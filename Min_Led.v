==> flow/design.v <==
module Controlador_MIN(
    input [5:0] MIN,
    input [5:0] AMIN,
    input CLK,
    input ALARM,
    output reg A3,
    output reg B3,
    output reg C3,
    output reg D3,
    output reg E3,
    output reg F3,
    output reg G3,
    output reg DP3,
    output reg A4,
    output reg B4,
    output reg C4,
    output reg D4,
    output reg E4,
    output reg F4,
    output reg G4,
    output reg DP4
);
initial begin
    A3=0;
    B3=0;
    C3=0;
    D3=0;
    E3=0;
    F3=0;
    G3=0;
    DP3=0;
    A4=0;
    B4=0;
    C4=0;
    D4=0;
    E4=0;
    F4=0;
    G4=0;
    DP4=1;
end
    reg[5:0] numero;
always @(posedge CLK)
begin
    if(ALARM)
    begin
        numero<=AMIN;
    end
    else
    begin
        numero<=MIN;
    end
 case(numero)
 0:
 begin
    A3<=1;
    B3<=1;
    C3<=1;
    D3<=1;
    E3<=1;
    F3<=1;
    G3<=0;
    A4<=1;
    B4<=1;
    C4<=1;
    D4<=1;
    E4<=1;
    F4<=1;
    G4<=0;
 end
 1:
 begin
    A3<=1;
    B3<=1;
    C3<=1;
    D3<=1;
    E3<=1;
    F3<=1;
    G3<=0;
    A4<=0;
    B4<=1;
    C4<=1;
    D4<=0;
    E4<=0;
    F4<=0;
    G4<=0;
 end
 2:
 begin
    A3<=1;
    B3<=1;
    C3<=1;
    D3<=1;
    E3<=1;
    F3<=1;
    G3<=0;
    A4<=1;
    B4<=1;
    C4<=0;
    D4<=1;
    E4<=1;
    F4<=0;
    G4<=1;
 end
 3:
 begin
    A3<=1;
    B3<=1;
    C3<=1;
    D3<=1;
    E3<=1;
    F3<=1;
    G3<=0;
    A4<=1;
    B4<=1;
    C4<=1;
    D4<=1;
    E4<=0;
    F4<=0;
    G4<=1;
 end
 4:
 begin
    A3<=1;
    B3<=1;
    C3<=1;
    D3<=1;
    E3<=1;
    F3<=1;
    G3<=0;
    A4<=0;
    B4<=1;
    C4<=1;
    D4<=0;
    E4<=0;
    F4<=1;
    G4<=1;
 end
 5:
 begin
    A3<=1;
    B3<=1;
    C3<=1;
    D3<=1;
    E3<=1;
    F3<=1;
    G3<=0;
    A4<=1;
    B4<=0;
    C4<=1;
    D4<=1;
    E4<=0;
    F4<=1;
    G4<=1;
 end
 6:
 begin
    A3<=1;
    B3<=1;
    C3<=1;
    D3<=1;
    E3<=1;
    F3<=1;
    G3<=0;
    A4<=1;
    B4<=0;
    C4<=1;
    D4<=1;
    E4<=1;
    F4<=1;
    G4<=1;
 end
 7:
 begin
    A3<=1;
    B3<=1;
    C3<=1;
    D3<=1;
    E3<=1;
    F3<=1;
    G3<=0;
    A4<=1;
    B4<=1;
    C4<=1;
    D4<=0;
    E4<=0;
    F4<=0;
    G4<=0;
 end
 8:
 begin
    A3<=1;
    B3<=1;
    C3<=1;
    D3<=1;
    E3<=1;
    F3<=1;
    G3<=0;
    A4<=1;
    B4<=1;
    C4<=1;
    D4<=1;
    E4<=1;
    F4<=1;
    G4<=1;
 end
 9:
 begin
    A3<=1;
    B3<=1;
    C3<=1;
    D3<=1;
    E3<=1;
    F3<=1;
    G3<=0;
    A4<=1;
    B4<=1;
    C4<=1;
    D4<=1;
    E4<=0;
    F4<=1;
    G4<=1;
 end
 10:
 begin
    A3<=0;
    B3<=1;
    C3<=1;
    D3<=0;
    E3<=0;
    F3<=0;
    G3<=0;
    A4<=1;
    B4<=1;
    C4<=1;
    D4<=1;
    E4<=1;
    F4<=1;
    G4<=0;
 end
 11:
 begin
    A3<=0;
    B3<=1;
    C3<=1;
    D3<=0;
    E3<=0;
    F3<=0;
    G3<=0;
    A4<=0;
    B4<=1;
    C4<=1;
    D4<=0;
    E4<=0;
    F4<=0;
    G4<=0;
 end
 12:
 begin
    A3<=0;
    B3<=1;
    C3<=1;
    D3<=0;
    E3<=0;
    F3<=0;
    G3<=0;
    A4<=1;
    B4<=1;
    C4<=0;
    D4<=1;
    E4<=1;
    F4<=0;
    G4<=1;
 end
 13:
 begin
    A3<=0;
    B3<=1;
    C3<=1;
    D3<=0;
    E3<=0;
    F3<=0;
    G3<=0;
    A4<=1;
    B4<=1;
    C4<=1;
    D4<=1;
    E4<=0;
    F4<=0;
    G4<=1;
 end
 14:
 begin
    A3<=0;
    B3<=1;
    C3<=1;
    D3<=0;
    E3<=0;
    F3<=0;
    G3<=0;
    A4<=0;
    B4<=1;
    C4<=1;
    D4<=0;
    E4<=0;
    F4<=1;
    G4<=1;
 end
 15:
 begin
    A3<=0;
    B3<=1;
    C3<=1;
    D3<=0;
    E3<=0;
    F3<=0;
    G3<=0;
    A4<=1;
    B4<=0;
    C4<=1;
    D4<=1;
    E4<=0;
    F4<=1;
    G4<=1;
 end
 16:
 begin
    A3<=0;
    B3<=1;
    C3<=1;
    D3<=0;
    E3<=0;
    F3<=0;
    G3<=0;
    A4<=1;
    B4<=0;
    C4<=1;
    D4<=1;
    E4<=1;
    F4<=1;
    G4<=1;
 end
 17:
 begin
    A3<=0;
    B3<=1;
    C3<=1;
    D3<=0;
    E3<=0;
    F3<=0;
    G3<=0;
    A4<=1;
    B4<=1;
    C4<=1;
    D4<=0;
    E4<=0;
    F4<=0;
    G4<=0;
 end
 18:
 begin
    A3<=0;
    B3<=1;
    C3<=1;
    D3<=0;
    E3<=0;
    F3<=0;
    G3<=0;
    A4<=1;
    B4<=1;
    C4<=1;
    D4<=1;
    E4<=1;
    F4<=1;
    G4<=1;
 end
 19:
 begin
    A3<=0;
    B3<=1;
    C3<=1;
    D3<=0;
    E3<=0;
    F3<=0;
    G3<=0;
    A4<=1;
    B4<=1;
    C4<=1;
    D4<=1;
    E4<=0;
    F4<=1;
    G4<=1;
 end
 20:
 begin
    A3<=1;
    B3<=1;
    C3<=0;
    D3<=1;
    E3<=1;
    F3<=0;
    G3<=1;
    A4<=1;
    B4<=1;
    C4<=1;
    D4<=1;
    E4<=1;
    F4<=1;
    G4<=0;
 end
 21:
 begin
    A3<=1;
    B3<=1;
    C3<=0;
    D3<=1;
    E3<=1;
    F3<=0;
    G3<=1;
    A4<=0;
    B4<=1;
    C4<=1;
    D4<=0;
    E4<=0;
    F4<=0;
    G4<=0;
 end
 22:
 begin
    A3<=1;
    B3<=1;
    C3<=0;
    D3<=1;
    E3<=1;
    F3<=0;
    G3<=1;
    A4<=1;
    B4<=1;
    C4<=0;
    D4<=1;
    E4<=1;
    F4<=0;
    G4<=1;
 end
 23:
 begin
    A3<=1;
    B3<=1;
    C3<=0;
    D3<=1;
    E3<=1;
    F3<=0;
    G3<=1;
    A4<=1;
    B4<=1;
    C4<=1;
    D4<=1;
    E4<=0;
    F4<=0;
    G4<=1;
 end
 24:
 begin
    A3<=1;
    B3<=1;
    C3<=0;
    D3<=1;
    E3<=1;
    F3<=0;
    G3<=1;  
    A4<=0;
    B4<=1;
    C4<=1;
    D4<=0;
    E4<=0;
    F4<=1;
    G4<=1;
 end
 25:
 begin
    A3<=1;
    B3<=1;
    C3<=0;
    D3<=1;
    E3<=1;
    F3<=0;
    G3<=1;  
    A4<=1;
    B4<=0;
    C4<=1;
    D4<=1;
    E4<=0;
    F4<=1;
    G4<=1;
 end
 26:
 begin
    A3<=1;
    B3<=1;
    C3<=0;
    D3<=1;
    E3<=1;
    F3<=0;
    G3<=1;  
    A4<=1;
    B4<=0;
    C4<=1;
    D4<=1;
    E4<=1;
    F4<=1;
    G4<=1;
 end
 27:
 begin
    A3<=1;
    B3<=1;
    C3<=0;
    D3<=1;
    E3<=1;
    F3<=0;
    G3<=1;  
    A4<=1;
    B4<=1;
    C4<=1;
    D4<=0;
    E4<=0;
    F4<=0;
    G4<=0;   
 end
 28:
 begin
    A3<=1;
    B3<=1;
    C3<=0;
    D3<=1;
    E3<=1;
    F3<=0;
    G3<=1;  
    A4<=1;
    B4<=1;
    C4<=1;
    D4<=1;
    E4<=1;
    F4<=1;
    G4<=1;
 end
 29:
 begin
    A3<=1;
    B3<=1;
    C3<=0;
    D3<=1;
    E3<=1;
    F3<=0;
    G3<=1; 
    A4<=1;
    B4<=1;
    C4<=1;
    D4<=1;
    E4<=0;
    F4<=1;
    G4<=1; 
 end
 30:
 begin
    A3<=1;
    B3<=1;
    C3<=1;
    D3<=1;
    E3<=0;
    F3<=0;
    G3<=1;
    A4<=1;
    B4<=1;
    C4<=1;
    D4<=1;
    E4<=1;
    F4<=1;
    G4<=0;
 end
 31:
 begin
    A3<=1;
    B3<=1;
    C3<=1;
    D3<=1;
    E3<=0;
    F3<=0;
    G3<=1;
    A4<=0;
    B4<=1;
    C4<=1;
    D4<=0;
    E4<=0;
    F4<=0;
    G4<=0;
 end
 32:
 begin
    A3<=1;
    B3<=1;
    C3<=1;
    D3<=1;
    E3<=0;
    F3<=0;
    G3<=1;
    A4<=1;
    B4<=1;
    C4<=0;
    D4<=1;
    E4<=1;
    F4<=0;
    G4<=1;
 end
 33:
 begin
    A3<=1;
    B3<=1;
    C3<=1;
    D3<=1;
    E3<=0;
    F3<=0;
    G3<=1;
    A4<=1;
    B4<=1;
    C4<=1;
    D4<=1;
    E4<=0;
    F4<=0;
    G4<=1;   
 end
 34:
 begin
    A3<=1;
    B3<=1;
    C3<=1;
    D3<=1;
    E3<=0;
    F3<=0;
    G3<=1;
    A4<=0;
    B4<=1;
    C4<=1;
    D4<=0;
    E4<=0;
    F4<=1;
    G4<=1;
 end
 35:
 begin
    A3<=1;
    B3<=1;
    C3<=1;
    D3<=1;
    E3<=0;
    F3<=0;
    G3<=1;
    A4<=1;
    B4<=0;
    C4<=1;
    D4<=1;
    E4<=0;
    F4<=1;
    G4<=1;
 end
 36:
 begin
    A3<=1;
    B3<=1;
    C3<=1;
    D3<=1;
    E3<=0;
    F3<=0;
    G3<=1;
    A4<=1;
    B4<=0;
    C4<=1;
    D4<=1;
    E4<=1;
    F4<=1;
    G4<=1;
 end
 37:
 begin
    A3<=1;
    B3<=1;
    C3<=1;
    D3<=1;
    E3<=0;
    F3<=0;
    G3<=1;
    A4<=1;
    B4<=1;
    C4<=1;
    D4<=0;
    E4<=0;
    F4<=0;
    G4<=0;
 end
 38:
 begin
    A3<=1;
    B3<=1;
    C3<=1;
    D3<=1;
    E3<=0;
    F3<=0;
    G3<=1;
    A4<=1;
    B4<=1;
    C4<=1;
    D4<=1;
    E4<=1;
    F4<=1;
    G4<=1;
 end
 39:
 begin
    A3<=1;
    B3<=1;
    C3<=1;
    D3<=1;
    E3<=0;
    F3<=0;
    G3<=1;
    A4<=1;
    B4<=1;
    C4<=1;
    D4<=1;
    E4<=0;
    F4<=1;
    G4<=1;
 end
 40:
 begin
    A3<=0;
    B3<=1;
    C3<=1;
    D3<=0;
    E3<=0;
    F3<=1;
    G3<=1;
    A4<=1;
    B4<=1;
    C4<=1;
    D4<=1;
    E4<=1;
    F4<=1;
    G4<=0;
 end
 41:
 begin
    A3<=0;
    B3<=1;
    C3<=1;
    D3<=0;
    E3<=0;
    F3<=1;
    G3<=1;
    A4<=0;
    B4<=1;
    C4<=1;
    D4<=0;
    E4<=0;
    F4<=0;
    G4<=0;
 end
 42:
 begin
    A3<=0;
    B3<=1;
    C3<=1;
    D3<=0;
    E3<=0;
    F3<=1;
    G3<=1;
    A4<=1;
    B4<=1;
    C4<=0;
    D4<=1;
    E4<=1;
    F4<=0;
    G4<=1;
 end
 43:
 begin
    A3<=0;
    B3<=1;
    C3<=1;
    D3<=0;
    E3<=0;
    F3<=1;
    G3<=1;
    A4<=1;
    B4<=1;
    C4<=1;
    D4<=1;
    E4<=0;
    F4<=0;
    G4<=1;
 end
 44:
 begin
    A3<=0;
    B3<=1;
    C3<=1;
    D3<=0;
    E3<=0;
    F3<=1;
    G3<=1;
    A4<=0;
    B4<=1;
    C4<=1;
    D4<=0;
    E4<=0;
    F4<=1;
    G4<=1;
 end
 45:
 begin
    A3<=0;
    B3<=1;
    C3<=1;
    D3<=0;
    E3<=0;
    F3<=1;
    G3<=1;
    A4<=1;
    B4<=0;
    C4<=1;
    D4<=1;
    E4<=0;
    F4<=1;
    G4<=1;
 end
 46:
 begin
    A3<=0;
    B3<=1;
    C3<=1;
    D3<=0;
    E3<=0;
    F3<=1;
    G3<=1;
    A4<=1;
    B4<=0;
    C4<=1;
    D4<=1;
    E4<=1;
    F4<=1;
    G4<=1;
 end
 47:
 begin
    A3<=0;
    B3<=1;
    C3<=1;
    D3<=0;
    E3<=0;
    F3<=1;
    G3<=1;
    A4<=1;
    B4<=1;
    C4<=1;
    D4<=0;
    E4<=0;
    F4<=0;
    G4<=0;
 end
 48:
 begin
    A3<=0;
    B3<=1;
    C3<=1;
    D3<=0;
    E3<=0;
    F3<=1;
    G3<=1;
    A4<=1;
    B4<=1;
    C4<=1;
    D4<=1;
    E4<=1;
    F4<=1;
    G4<=1;
 end
 49:
 begin
    A3<=0;
    B3<=1;
    C3<=1;
    D3<=0;
    E3<=0;
    F3<=1;
    G3<=1;
    A4<=1;
    B4<=1;
    C4<=1;
    D4<=1;
    E4<=0;
    F4<=1;
    G4<=1;
 end
 50:
 begin
    A3<=1;
    B3<=0;
    C3<=1;
    D3<=1;
    E3<=0;
    F3<=1;
    G3<=1;
    A4<=1;
    B4<=1;
    C4<=1;
    D4<=1;
    E4<=1;
    F4<=1;
    G4<=0;
 end
 51:
 begin
    A3<=1;
    B3<=0;
    C3<=1;
    D3<=1;
    E3<=0;
    F3<=1;
    G3<=1;
    A4<=0;
    B4<=1;
    C4<=1;
    D4<=0;
    E4<=0;
    F4<=0;
    G4<=0;
 end
 52:
 begin
    A3<=1;
    B3<=0;
    C3<=1;
    D3<=1;
    E3<=0;
    F3<=1;
    G3<=1;
    A4<=1;
    B4<=1;
    C4<=0;
    D4<=1;
    E4<=1;
    F4<=0;
    G4<=1;
 end
 53:
 begin
    A3<=1;
    B3<=0;
    C3<=1;
    D3<=1;
    E3<=0;
    F3<=1;
    G3<=1;
    A4<=1;
    B4<=1;
    C4<=1;
    D4<=1;
    E4<=0;
    F4<=0;
    G4<=1;
 end
 54:
 begin
    A3<=1;
    B3<=0;
    C3<=1;
    D3<=1;
    E3<=0;
    F3<=1;
    G3<=1;
    A4<=0;
    B4<=1;
    C4<=1;
    D4<=0;
    E4<=0;
    F4<=1;
    G4<=1;
 end
 55:
 begin
    A3<=1;
    B3<=0;
    C3<=1;
    D3<=1;
    E3<=0;
    F3<=1;
    G3<=1;
    A4<=1;
    B4<=0;
    C4<=1;
    D4<=1;
    E4<=0;
    F4<=1;
    G4<=1;
 end
 56:
 begin
    A3<=1;
    B3<=0;
    C3<=1;
    D3<=1;
    E3<=0;
    F3<=1;
    G3<=1;
    A4<=1;
    B4<=0;
    C4<=1;
    D4<=1;
    E4<=1;
    F4<=1;
    G4<=1;
 end
 57:
 begin
    A3<=1;
    B3<=0;
    C3<=1;
    D3<=1;
    E3<=0;
    F3<=1;
    G3<=1; 
    A4<=1;
    B4<=1;
    C4<=1;
    D4<=0;
    E4<=0;
    F4<=0;
    G4<=0;
 end
 58:
 begin
    A3<=1;
    B3<=0;
    C3<=1;
    D3<=1;
    E3<=0;
    F3<=1;
    G3<=1;
    A4<=1;
    B4<=1;
    C4<=1;
    D4<=1;
    E4<=1;
    F4<=1;
    G4<=1;
 end
 59:
begin
    A3<=1;
    B3<=0;
    C3<=1;
    D3<=1;
    E3<=0;
    F3<=1;
    G3<=1;
    A4<=1;
    B4<=1;
    C4<=1;
    D4<=1;
    E4<=0;
    F4<=1;
    G4<=1;
end
 default:
 begin
    A3<=1;
    B3<=1;
    C3<=1;
    D3<=1;
    E3<=1;
    F3<=1;
    G3<=0;
    A4<=1;
    B4<=1;
    C4<=1;
    D4<=1;
    E4<=1;
    F4<=1;
    G4<=0;
 end
endcase
end
endmodule
# --- Reports on Controlador_MIN ---
# Tool output for the design above, in the order of the flow.
# Line numbers count from 1 in the design file above.
# Operators carry their Yosys type and port widths (W data, S select, Z words).
# Cell names lack the library's common part.
setup:
  design: "Controlador_MIN"
  clk_port: "CLK"
  cell_library: "sky130hd"
  corner: "tt_025C_1v80"

# --- Word level ---
# Yosys after proc, flatten, opt, wreduce and memory -nomap, before mapping. Enables and synchronous resets that opt folds into registers are not counted as muxes. Memory bits, and registers merged into a memory's read port (data or address), are not among the register bits. Print and check cells are not counted. Equal cells are merged and count once.
# Memory sizes are those after Yosys's memory passes, which may raise the word count (mostly to a power of two), join words into wider ones and drop unused or constant bits.
word_totals:
  reg_bits: 6
  latchBits: 0
  ramBits: 0
  romBits: 896
  clocked_rd_ports_x_width: 14
  memories: 1
  input_bits: 14
  word_cells: 3
classes:
  add_sub_neg: 0
  mul: 0
  n_div: 0
  n_cmp: 0
  eq_ne: 0
  shifts: 0
  n_mux: 1
  logic: 0
  reduce_logical: 0
memory_table:
  columns: ["memory", "words", "word_bits", "rd", "write_ports", "line_no", "text"]
  rows:
  - ["(no name shown)", 64, 14, 1, 0, 52, "case(numero)"]
ops:
  columns: ["cell", "count"]
  rows:
  - ["$mux W6", 1]

# --- Longest topological paths ---
# Depth = most cells in a row (Yosys ltp): at word level without a register or memory, in the mapped netlist without a sequential cell, where the memories' decode and read muxes count.
depth:
  depth_word: 1
  ABC_AREA: 0
  depth_mapped: 8
  depth_no_buf: 6

# --- Synthesis result ---
# Yosys stat after the flow's synthesis: flattened, memories mapped to cells. It holds for the ABC_AREA given above (unset counts as 0); a run with the other value may have another netlist.
# Totals and module areas in this step are rounded.
types:
  columns: ["type", "count"]
  rows:
  - ["dfxtp_1", 19]
  - ["mux2_2", 8]
  - ["ha_1", 6]
  - ["mux2i_1", 6]
  - ["a21oi_1", 11]
  - ["buf_2", 10]
  - ["buf_4", 6]
  - ["a22oi_1", 5]
  - ["o31ai_1", 5]
  - ["nand2b_1", 5]
  - ["nor2b_1", 5]
  - ["nor2_1", 8]
  - ["o21ai_0", 6]
  - ["a2111oi_4", 1]
  - ["a221oi_1", 3]
  - ["and2b_1", 3]
  - ["nand2_1", 6]
  - ["nand3b_1", 3]
# Not listed: further types 30, cells in them 44.
mapped:
  stdcells: 160
  synth_area_mm2: 0.0014
  seq_area_mm2: 0.00038
  ff_cells: 19

# --- Worst setup path after synthesis ---
# OpenSTA on the mapped netlist: ideal clock, no wires. The path of least setup slack (recovery checks aside). Input and output delay are each 20% of the period. Register names are those of the netlist, which keeps one name where synthesis merged equal registers.
synth_path:
  path_kind: "reg-to-reg"
  startpoint: "register numero[1]"
  endpoint: "register G4"
  period_ns: 2.41
  setup_time_ns: 0.124
  t_first_pin_ns: 0.000
  arrival_time_ns: 1.521
  required_ns: 2.286
  setup_slack_ns: 0.765
  path_delay_ns: 1.645
  driving_pins: 9
  path_buffers: 2
  synth_period_reached_ns: 1.645
# "path_delay_ns" is the arrival time less input delay plus setup time.
# "driving_pins": output pins that drive a net of the path, with the launching flip-flop's if there is one; two outputs of one cell count as two.
# "synth_period_reached_ns" is the clock period less the worst setup slack; recovery checks do not enter. This is arithmetic on one report: input and output delays are still those of the set period (20% each).
# A register here has more assigning lines than the two given.
synth_via:
  path_cell_list: "dfxtp_1 -> buf_4 -> inv_1 -> ha_1 -> buf_2 -> nand2b_1 -> a211o_1 -> a22oi_1 -> mux2i_1"
synth_lines:
  columns: ["item", "line_no", "text"]
  rows:
  - ["start, declared", 41, "reg[5:0] numero;"]
  - ["start, assigned", 46, "numero<=AMIN;"]
  - ["start, assigned", 50, "numero<=MIN;"]
  - ["end, assigned", 68, "G4<=0;"]
  - ["end, assigned", 85, "G4<=0;"]
  - ["end, declared", 20, "output reg G4,"]
# Chain of elaborated cells between the ends: none given.

# --- Worst path after layout ---
# Path of least setup slack in the final report of run 1 (OpenROAD, finished layout, wires in). Where an end is a register, its clock arrival counts in the times.
layout_path:
  path_kind: "reg-to-reg"
  startpoint: "register numero[1]"
  endpoint: "register D4"
  period_ns: 2.32
  setup_time_ns: 0.07
  t_first_pin_ns: 0.25
  arrival_time_ns: 2.00
  required_ns: 2.50
  setup_slack_ns: 0.51
  driving_pins: 7
  path_buffers: 0
# A register here has more assigning lines than the two given.
layout_via:
  path_cell_list: "dfxtp_2 -> inv_1 -> ha_1 -> nor2b_1 -> a21boi_0 -> o21ai_0 -> a32oi_1"
layout_lines:
  columns: ["item", "line_no", "text"]
  rows:
  - ["start, declared", 41, "reg[5:0] numero;"]
  - ["start, assigned", 46, "numero<=AMIN;"]
  - ["start, assigned", 50, "numero<=MIN;"]
  - ["end, assigned", 65, "D4<=1;"]
  - ["end, assigned", 82, "D4<=0;"]
  - ["end, declared", 17, "output reg D4,"]
# Chain of elaborated cells between the ends: none given.

Add stored flow runs of Controlador_MIN

Measured results for Controlador_MIN: 2 stored runs of the Yosys and OpenROAD flow on sky130hd. The settings differ; the order carries no meaning. The constraints put input and output delay at 20% of the set period each and load the outputs with 0.01 pF.
"timing.achieved_period_ns" means the clock period less the worst setup slack. The figure is calculated, with input and output delays left at 20% of the set period.
"critical_path_time_ns": the worst setup path's part of the clock period (all of it between registers, 20% less for each end at a port) less its slack. A launch clock that arrives late makes it longer, a capture clock that arrives late makes it shorter.
"total_power_uw" is the tool's figure for a default switching activity; nothing was simulated.
Results are given in rounded form.

--- run 1 ---
==> flow/run.sh <==
#!/bin/bash
# the make line also repeats the synthesis and layout settings of config.mk as NAME=value (left out here)
make -C /OpenROAD-flow-scripts/flow DESIGN_CONFIG=/design/flow/config.mk WORK_HOME=/design/flow/orfs CLKGATE_MAP_FILE= finish
==> flow/config.mk <==
export PLATFORM = sky130hd
export DESIGN_NAME = Controlador_MIN
export DESIGN_NICKNAME = Controlador_MIN
export VERILOG_FILES = /design/flow/design.v
export SDC_FILE = /design/flow/constraint.sdc
export NUM_CORES = 4
export LEC_CHECK = 0
export CAP_MARGIN = 20
export CELL_PAD_IN_SITES_GLOBAL_PLACEMENT = 2
export CORE_MARGIN = 10
export CORE_UTILIZATION = 38
export PLACE_DENSITY_LB_ADDON = 0.16
export SETUP_SLACK_MARGIN = 0.09
export SLEW_MARGIN = 20
==> flow/constraint.sdc <==
create_clock -name core_clock -period 2.32 [get_ports {CLK}]
set_input_delay 0.4640 -clock core_clock [delete_from_list [all_inputs] [get_ports {CLK}]]
set_output_delay 0.4640 -clock core_clock [all_outputs]
set_load 0.01 [all_outputs]

==> results, as YAML <==
results:
  timing.achieved_period_ns: 1.815
  finish.utilization_pct: 49.7
  worstSetupSlack_ns: 0.505
  setup_tns_ns: 0.000
  fin_hold_ws_ns: 0.639
  finalCellArea_mm2: 0.00171
  post_synth_area_mm2: 0.0014
  design.die.area_mm2: 0.0065
  total_power_uw: 990
  critical_path_time_ns: 1.81
  worst_path_kind: "reg-to-reg"

--- run 2 ---
==> flow/run.sh <==
#!/bin/bash
# the make line also repeats the synthesis and layout settings of config.mk as NAME=value (left out here)
make -C /OpenROAD-flow-scripts/flow DESIGN_CONFIG=/design/flow/config.mk WORK_HOME=/design/flow/orfs CLKGATE_MAP_FILE= finish
==> flow/config.mk <==
export PLATFORM = sky130hd
export DESIGN_NAME = Controlador_MIN
export DESIGN_NICKNAME = Controlador_MIN
export VERILOG_FILES = /design/flow/design.v
export SDC_FILE = /design/flow/constraint.sdc
export NUM_CORES = 4
export LEC_CHECK = 0
export ABC_AREA = 1
export CAP_MARGIN = 20
export CELL_PAD_IN_SITES_GLOBAL_PLACEMENT = 1
export CORE_MARGIN = 2
export CORE_UTILIZATION = 70
export CTS_CLUSTER_SIZE = 11
export GPL_TIMING_DRIVEN = 1
export MIN_ROUTING_LAYER = met2
export PLACE_DENSITY_LB_ADDON = 0.18
export SETUP_SLACK_MARGIN = -0.02
export SLEW_MARGIN = 20
==> flow/constraint.sdc <==
create_clock -name core_clock -period 1.32 [get_ports {CLK}]
set_input_delay 0.2640 -clock core_clock [delete_from_list [all_inputs] [get_ports {CLK}]]
set_output_delay 0.2640 -clock core_clock [all_outputs]
set_load 0.01 [all_outputs]

==> results, as YAML <==
outcome: "incomplete, placement halted on FLW-0024"
