==> flow/design.v <==
module Controlador_HORA(
    input [5:0] HORA,
    input CLK,
    input [5:0] AHORA,
    input ALARM,
    output reg A1,
    output reg B1,
    output reg C1,
    output reg D1,
    output reg E1,
    output reg F1,
    output reg G1,
    output reg DP1,
    output reg A2,
    output reg B2,
    output reg C2,
    output reg D2,
    output reg E2,
    output reg F2,
    output reg G2,
    output reg DP2
);
initial begin
    A1=0;
    B1=0;
    C1=0;
    D1=0;
    E1=0;
    F1=0;
    G1=0;
    DP1=0;
    A2=0;
    B2=0;
    C2=0;
    D2=0;
    E2=0;
    F2=0;
    G2=0;
    DP2=1;
end
    reg[5:0] numero;
always @(posedge CLK)
begin
    if(ALARM)
    begin
        numero<=AHORA;
    end
    else
    begin
        numero<=HORA;
    end
 case(numero)
 0:
 begin
    A1<=1;
    B1<=1;
    C1<=1;
    D1<=1;
    E1<=1;
    F1<=1;
    G1<=0;
    A2<=1;
    B2<=1;
    C2<=1;
    D2<=1;
    E2<=1;
    F2<=1;
    G2<=0;
 end
 1:
 begin
    A1<=1;
    B1<=1;
    C1<=1;
    D1<=1;
    E1<=1;
    F1<=1;
    G1<=0;
    A2<=0;
    B2<=1;
    C2<=1;
    D2<=0;
    E2<=0;
    F2<=0;
    G2<=0;
 end
 2:
 begin
    A1<=1;
    B1<=1;
    C1<=1;
    D1<=1;
    E1<=1;
    F1<=1;
    G1<=0;
    A2<=1;
    B2<=1;
    C2<=0;
    D2<=1;
    E2<=1;
    F2<=0;
    G2<=1;
 end
 3:
 begin
    A1<=1;
    B1<=1;
    C1<=1;
    D1<=1;
    E1<=1;
    F1<=1;
    G1<=0;
    A2<=1;
    B2<=1;
    C2<=1;
    D2<=1;
    E2<=0;
    F2<=0;
    G2<=1;
 end
 4:
 begin
    A1<=1;
    B1<=1;
    C1<=1;
    D1<=1;
    E1<=1;
    F1<=1;
    G1<=0;
    A2<=0;
    B2<=1;
    C2<=1;
    D2<=0;
    E2<=0;
    F2<=1;
    G2<=1;
 end
 5:
 begin
    A1<=1;
    B1<=1;
    C1<=1;
    D1<=1;
    E1<=1;
    F1<=1;
    G1<=0;
    A2<=1;
    B2<=0;
    C2<=1;
    D2<=1;
    E2<=0;
    F2<=1;
    G2<=1;
 end
 6:
 begin
    A1<=1;
    B1<=1;
    C1<=1;
    D1<=1;
    E1<=1;
    F1<=1;
    G1<=0;
    A2<=1;
    B2<=0;
    C2<=1;
    D2<=1;
    E2<=1;
    F2<=1;
    G2<=1;
 end
 7:
 begin
    A1<=1;
    B1<=1;
    C1<=1;
    D1<=1;
    E1<=1;
    F1<=1;
    G1<=0;
    A2<=1;
    B2<=1;
    C2<=1;
    D2<=0;
    E2<=0;
    F2<=0;
    G2<=0;
 end
 8:
 begin
    A1<=1;
    B1<=1;
    C1<=1;
    D1<=1;
    E1<=1;
    F1<=1;
    G1<=0;
    A2<=1;
    B2<=1;
    C2<=1;
    D2<=1;
    E2<=1;
    F2<=1;
    G2<=1;
 end
 9:
 begin
    A1<=1;
    B1<=1;
    C1<=1;
    D1<=1;
    E1<=1;
    F1<=1;
    G1<=0;
    A2<=1;
    B2<=1;
    C2<=1;
    D2<=1;
    E2<=0;
    F2<=1;
    G2<=1;
 end
 10:
 begin
    A1<=0;
    B1<=1;
    C1<=1;
    D1<=0;
    E1<=0;
    F1<=0;
    G1<=0;
    A2<=1;
    B2<=1;
    C2<=1;
    D2<=1;
    E2<=1;
    F2<=1;
    G2<=0;
 end
 11:
 begin
    A1<=0;
    B1<=1;
    C1<=1;
    D1<=0;
    E1<=0;
    F1<=0;
    G1<=0;
    A2<=0;
    B2<=1;
    C2<=1;
    D2<=0;
    E2<=0;
    F2<=0;
    G2<=0;
 end
 12:
 begin
    A1<=0;
    B1<=1;
    C1<=1;
    D1<=0;
    E1<=0;
    F1<=0;
    G1<=0;
    A2<=1;
    B2<=1;
    C2<=0;
    D2<=1;
    E2<=1;
    F2<=0;
    G2<=1;
 end
 13:
 begin
    A1<=0;
    B1<=1;
    C1<=1;
    D1<=0;
    E1<=0;
    F1<=0;
    G1<=0;
    A2<=1;
    B2<=1;
    C2<=1;
    D2<=1;
    E2<=0;
    F2<=0;
    G2<=1;
 end
 14:
 begin
    A1<=0;
    B1<=1;
    C1<=1;
    D1<=0;
    E1<=0;
    F1<=0;
    G1<=0;
    A2<=0;
    B2<=1;
    C2<=1;
    D2<=0;
    E2<=0;
    F2<=1;
    G2<=1;
 end
 15:
 begin
    A1<=0;
    B1<=1;
    C1<=1;
    D1<=0;
    E1<=0;
    F1<=0;
    G1<=0;
    A2<=1;
    B2<=0;
    C2<=1;
    D2<=1;
    E2<=0;
    F2<=1;
    G2<=1;
 end
 16:
 begin
    A1<=0;
    B1<=1;
    C1<=1;
    D1<=0;
    E1<=0;
    F1<=0;
    G1<=0;
    A2<=1;
    B2<=0;
    C2<=1;
    D2<=1;
    E2<=1;
    F2<=1;
    G2<=1;
 end
 17:
 begin
    A1<=0;
    B1<=1;
    C1<=1;
    D1<=0;
    E1<=0;
    F1<=0;
    G1<=0;
    A2<=1;
    B2<=1;
    C2<=1;
    D2<=0;
    E2<=0;
    F2<=0;
    G2<=0;
 end
 18:
 begin
    A1<=0;
    B1<=1;
    C1<=1;
    D1<=0;
    E1<=0;
    F1<=0;
    G1<=0;
    A2<=1;
    B2<=1;
    C2<=1;
    D2<=1;
    E2<=1;
    F2<=1;
    G2<=1;
 end
 19:
 begin
    A1<=0;
    B1<=1;
    C1<=1;
    D1<=0;
    E1<=0;
    F1<=0;
    G1<=0;
    A2<=1;
    B2<=1;
    C2<=1;
    D2<=1;
    E2<=0;
    F2<=1;
    G2<=1;
 end
 20:
 begin
    A1<=1;
    B1<=1;
    C1<=0;
    D1<=1;
    E1<=1;
    F1<=0;
    G1<=1;
    A2<=1;
    B2<=1;
    C2<=1;
    D2<=1;
    E2<=1;
    F2<=1;
    G2<=0;
 end
 21:
 begin
    A1<=1;
    B1<=1;
    C1<=0;
    D1<=1;
    E1<=1;
    F1<=0;
    G1<=1;
    A2<=0;
    B2<=1;
    C2<=1;
    D2<=0;
    E2<=0;
    F2<=0;
    G2<=0;
 end
 22:
 begin
    A1<=1;
    B1<=1;
    C1<=0;
    D1<=1;
    E1<=1;
    F1<=0;
    G1<=1;
    A2<=1;
    B2<=1;
    C2<=0;
    D2<=1;
    E2<=1;
    F2<=0;
    G2<=1;
 end
 23:
 begin
    A1<=1;
    B1<=1;
    C1<=0;
    D1<=1;
    E1<=1;
    F1<=0;
    G1<=1;
    A2<=1;
    B2<=1;
    C2<=1;
    D2<=1;
    E2<=0;
    F2<=0;
    G2<=1;
 end
 default:
 begin
    A1<=1;
    B1<=1;
    C1<=1;
    D1<=1;
    E1<=1;
    F1<=1;
    G1<=0;
    A2<=1;
    B2<=1;
    C2<=1;
    D2<=1;
    E2<=1;
    F2<=1;
    G2<=0;
 end
endcase
end
endmodule
# --- Tool chain data of Controlador_HORA ---
# Tool output for the design above, in the order of the flow.
# Lines are those of the file above, counted from 1.
# Library cell names are shortened.
setup:
  top: "Controlador_HORA"
  clock_port: "CLK"
  library: "sky130hd"
  corner: "tt_025C_1v80"

# --- Elaborated design ---
# Yosys after proc, flatten, opt, wreduce and memory -nomap, before mapping. Enables and synchronous resets that opt folds into registers are not counted as muxes. Memory bits, and registers merged into a memory's read port (data or address), are not among the register bits. Print and check cells are not counted. Equal cells are merged and count once.
# Yosys's memory passes give these memory sizes; they may raise the number of words (mostly to a power of two), join words into wider ones and drop unused or constant bits.
bits:
  register_bits: 7
  rom_bits: 416
  clocked_rd_ports_x_width: 13
  memories: 1
  input_bits: 14
  out_inout_bits: 16
  wordCells: 4
mem_list:
  columns: ["memory", "words", "word_bits", "rd", "write_ports", "line_no", "rtl"]
  rows:
  - ["(name not given)", 32, 13, 1, 0, 52, "case(numero)"]
op_classes:
  n_mux: 1
op_table:
  columns: ["cell", "count"]
  rows:
  - ["6-bit 2-to-1 mux", 1]

# --- Depth ---
# Depth = most cells in a row (Yosys ltp): at word level without a register or memory, in the mapped netlist without a sequential cell, where the memories' decode and read muxes count.
depth:
  ltp_word: 1
  abc_area: 0
  ltp_mapped: 5
  mapped_depth_nobuf: 5

# --- Netlist ---
# Yosys stat after the flow's synthesis: flattened, memories mapped to cells. It holds for the ABC_AREA given above (unset counts as 0); a run with the other value may have another netlist.
# The area totals of this step are shown rounded.
mapped:
  stdcells: 97
  synth_area_mm2: 0.0009159
  sequential_area_mm2: 0.0003603
  ffs: 18
  buffers: 9
by_type:
  columns: ["cell", "count", "type_area_um2"]
  rows:
  - ["dfxtp_1", 18, 360.346]
  - ["mux2_2", 7, 78.826]
  - ["ha_1", 6, 75.072]
  - ["nand2b_1", 9, 56.304]
  - ["buf_4", 5, 37.536]
  - ["a211oi_2", 2, 25.024]
  - ["o21ai_1", 5, 25.024]
  - ["a21oi_1", 4, 20.019]
  - ["inv_1", 5, 18.768]
  - ["a211oi_1", 2, 15.014]
  - ["a21o_1", 2, 15.014]
  - ["nand3_1", 3, 15.014]
  - ["nand3b_1", 2, 15.014]
  - ["nor3_1", 3, 15.014]
  - ["buf_6", 1, 11.261]
  - ["a2111oi_1", 1, 10.01]
  - ["a32o_1", 1, 10.01]
  - ["and2b_4", 1, 10.01]
# Other cell types: 14; their cells: 20.

# --- Timing after synthesis ---
# OpenSTA on the mapped netlist: ideal clock, no wires. The path of least setup slack (recovery checks aside). Input and output delay are each 20% of the period. Register names are those of the netlist, which keeps one name where synthesis merged equal registers.
synth_path:
  kind: "register -> register"
  start: "reg numero[1]"
  end: "reg D2"
  clock_period_ps: 1580
  setup_ps: 133
  launch_ps: 0
  arrival_time_ps: 1140
  required_time_ps: 1447
  setup_slack_ps: 307
  path_delay_ps: 1273
  driving_pins: 5
  n_path_buf: 0
  synth_period_reached_ps: 1273
# "path_delay_ps" is the arrival time less input delay plus setup time.
# "driving_pins": output pins that drive a net of the path, with the launching flip-flop's if there is one; two outputs of one cell count as two.
# "synth_period_reached_ps" = period - worst setup slack (recovery checks aside). The figure is calculated, with input and output delays left at 20% of the set period.
# At most two assigning lines are given for a register; there are more.
synth_between:
  path_cell_list: "dfxtp_1 > ha_1 > nand2b_1 > a2111oi_1 > a31oi_1"
synth_lines:
  columns: ["item", "line_no", "rtl"]
  rows:
  - ["from (decl)", 41, "reg[5:0] numero;"]
  - ["from (assign)", 46, "numero<=AHORA;"]
  - ["from (assign)", 50, "numero<=HORA;"]
  - ["to (assign)", 65, "D2<=1;"]
  - ["to (assign)", 82, "D2<=0;"]
  - ["to (decl)", 17, "output reg D2,"]
# No chain of elaborated cells between the ends is given.

# --- Path in the finished layout ---
# Path of least setup slack in the final report of run 1 (OpenROAD, finished layout, wires in). Where an end is a register, its clock arrival counts in the times.
# The report prints the path's times to 10 ps; the period is as set.
layout_path:
  kind: "register -> register"
  start: "reg numero[0]"
  end: "reg G2"
  clock_period_ps: 845
  setup_ps: 80
  launch_ps: 250
  arrival_time_ps: 1320
  required_time_ps: 1020
  setup_slack_ps: -300
  driving_pins: 5
  n_path_buf: 1
# At most two assigning lines are given for a register; there are more.
layout_between:
  path_cell_list: "dfxtp_4 > buf_12 > ha_4 > a32o_1 > a211oi_2"
layout_lines:
  columns: ["item", "line_no", "rtl"]
  rows:
  - ["from (decl)", 41, "reg[5:0] numero;"]
  - ["from (assign)", 46, "numero<=AHORA;"]
  - ["from (assign)", 50, "numero<=HORA;"]
  - ["to (assign)", 68, "G2<=0;"]
  - ["to (assign)", 85, "G2<=0;"]
  - ["to (decl)", 20, "output reg G2,"]
# No chain of elaborated cells between the ends is given.

# Measured results for Controlador_HORA: 2 stored runs of the Yosys and OpenROAD flow on sky130hd. The settings differ; the order carries no meaning. The constraints put input and output delay at 20% of the set period each and load the outputs with 0.01 pF.
# "period_less_ws_ps" means the clock period less the worst setup slack. The figure is calculated, with input and output delays left at 20% of the set period.
# Values from the reports are rounded here.
runs:
  - name: "run 1"
    settings:
      period_ns: 0.845
      CORE_UTILIZATION: 21
      SETUP_SLACK_MARGIN: 0.22
      PLACE_DENSITY: 0.84
      TNS_END_PERCENT: 5
      GPL_TIMING_DRIVEN: 0
      GPL_ROUTABILITY_DRIVEN: 1
      CTS_CLUSTER_SIZE: 84
      CTS_CLUSTER_DIAMETER: 242
      MIN_ROUTING_LAYER: "met1"
      MAX_ROUTING_LAYER: "met5"
      CAP_MARGIN: 20
      CORE_MARGIN: 2
      SLEW_MARGIN: 20
    results:
      synthArea_mm2: 0.0009159
      final_die_area_mm2: 0.004906
      finish.utilization_pct: 33.3
      final_setup_ws_ps: -303
      holdWs_ps: 258
      period_less_ws_ps: 1148
  - name: "run 2"
    settings:
      period_ns: 0.974
      CAP_MARGIN: 20
      CORE_MARGIN: 2
      CORE_UTILIZATION: 40
      SLEW_MARGIN: 20
    results:
      synthArea_mm2: 0.0009159
      final_die_area_mm2: 0.002688
      finish.utilization_pct: 65.4
      final_setup_ws_ps: -203
      holdWs_ps: 443
      period_less_ws_ps: 1177
